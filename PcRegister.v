==> flow/design.v <==
module PcRegister(input clock,
		input clear,
		input[31:0] in,
		output reg[31:0] out);
	always @(posedge clear, negedge clock)
		if (clear)
			out = 32'h00400000;
		else
			out = in + 4;
endmodule
Reports on PcRegister

Tool output for the design above, in the order of the flow.
Line numbers count from 1 in the design file above.
Operators carry their Yosys type and port widths (W data, S select, Z words).
The mark n/a stands for no value.

Top: PcRegister
Clock input: clock
Cell library: sky130hd
Timing corner: tt_025C_1v80

Elaborated design

Source: Yosys, flattened and elaborated, memories not mapped. Widths are those after wreduce; folded enables and synchronous resets count as part of the registers. Registers that Yosys merges into a memory's read port (data or address) are not register bits. Print and check cells do not count. Equal cells are merged and count once.

Memories kept: 0
Memory bits (read-only): 0
Word width x clocked read ports: 0
Input bits: 34
RAM bits: 0
Output and inout bits: 32
Latch bits: 0
Word-level cells: 2
Register bits after elaboration: 32

Multiplexer cells: 0
Reduce/logical cells: 0
Div/mod/pow operators: 0
Magnitude comparators: 0
Add/sub/neg operators: 1
Eq/ne operators: 0
Multipliers: 0
Shifts and indexed selects: 0
Bitwise logic cells: 0

Operators with widths:

| kind                    | count |
| $add A32 B3 Y32 const B | 1 |

Logic depth

Depth = most cells in a row (Yosys ltp): at word level without a register or memory, in the mapped netlist without a sequential cell, where the memories' decode and read muxes count.

Depth in word-level cells: 1
ABC_AREA: 1
Gate-level depth with buffers: 8
Mapped depth without buffers: 8

After synthesis

The flow's flattened synthesis, as Yosys stat reports it; memories are mapped. The netlist is that of the ABC_AREA named above (0 if unset); the other value can give another one.
Totals and module areas in this step are rounded.

Cells by type:

| type                      | count | area in all (µm²) |
| sky130_fd_sc_hd__dfrtn_1  | 31    | 775.744 |
| sky130_fd_sc_hd__nand2_1  | 80    | 300.288 |
| sky130_fd_sc_hd__nor2_1   | 30    | 112.608 |
| sky130_fd_sc_hd__xor2_1   | 10    | 87.584 |
| sky130_fd_sc_hd__inv_1    | 16    | 60.058 |
| sky130_fd_sc_hd__nand3b_1 | 8     | 60.058 |
| sky130_fd_sc_hd__nor2_4   | 5     | 56.304 |
| sky130_fd_sc_hd__xnor2_1  | 5     | 43.792 |
| sky130_fd_sc_hd__nand3_1  | 6     | 30.029 |
| sky130_fd_sc_hd__dfstp_2  | 1     | 26.275 |
| sky130_fd_sc_hd__nor2_2   | 3     | 18.768 |
| sky130_fd_sc_hd__and2_1   | 2     | 12.512 |
| sky130_fd_sc_hd__ha_1     | 1     | 12.512 |
| sky130_fd_sc_hd__nand2_2  | 2     | 12.512 |
| sky130_fd_sc_hd__nand2_4  | 1     | 11.261 |
| sky130_fd_sc_hd__o21ai_0  | 1     | 5.005 |

Mapped area: 1625 µm²
Mapped flip-flops: 32
Buffers: 0
Standard cells after synthesis: 202
Sequential area: 802.0 µm²

Memo
Re: implementation data of PcRegister

Measured data: module PcRegister, platform sky130hd, 2 stored runs of the flow under differing settings, order arbitrary. Input and output delays are each 20% of the period that was set; the output load is 0.01 pF.
"overall power" is the tool's figure for a default switching activity; nothing was simulated.
The measured numbers are rounded.
Settings: - = not set for that run.

| name                                  | flow run 1 | flow run 2 |
| period_ns                             | 5.71       | 4.69       |
| CORE_UTILIZATION                      | 50         | 33         |
| SETUP_SLACK_MARGIN                    | 0.29       | -          |
| CORE_ASPECT_RATIO                     | 0.5        | -          |
| TNS_END_PERCENT                       | 25         | -          |
| ABC_AREA                              | 1          | -          |
| GPL_TIMING_DRIVEN                     | 1          | -          |
| GPL_ROUTABILITY_DRIVEN                | 1          | -          |
| CTS_CLUSTER_SIZE                      | 69         | -          |
| CAP_MARGIN                            | 5          | 20         |
| MIN_ROUTING_LAYER                     | met2       | -          |
| CORE_MARGIN                           | 2          | 2          |
| SLEW_MARGIN                           | 20         | 20         |
| overall power (mW)                    | 0.5109     | 0.6230     |
| worst setup slack after layout (ps)   | 347        | 59         |
| total negative setup slack (ps)       | 0          | 0          |
| standard-cell area after layout (µm²) | 2426       | 2437       |
| Yosys chip area after synthesis (µm²) | 1625       | 1380       |
| area of the die (µm²)                 | 3750       | 4716       |
| final design utilization              | 0.796      | 0.609      |
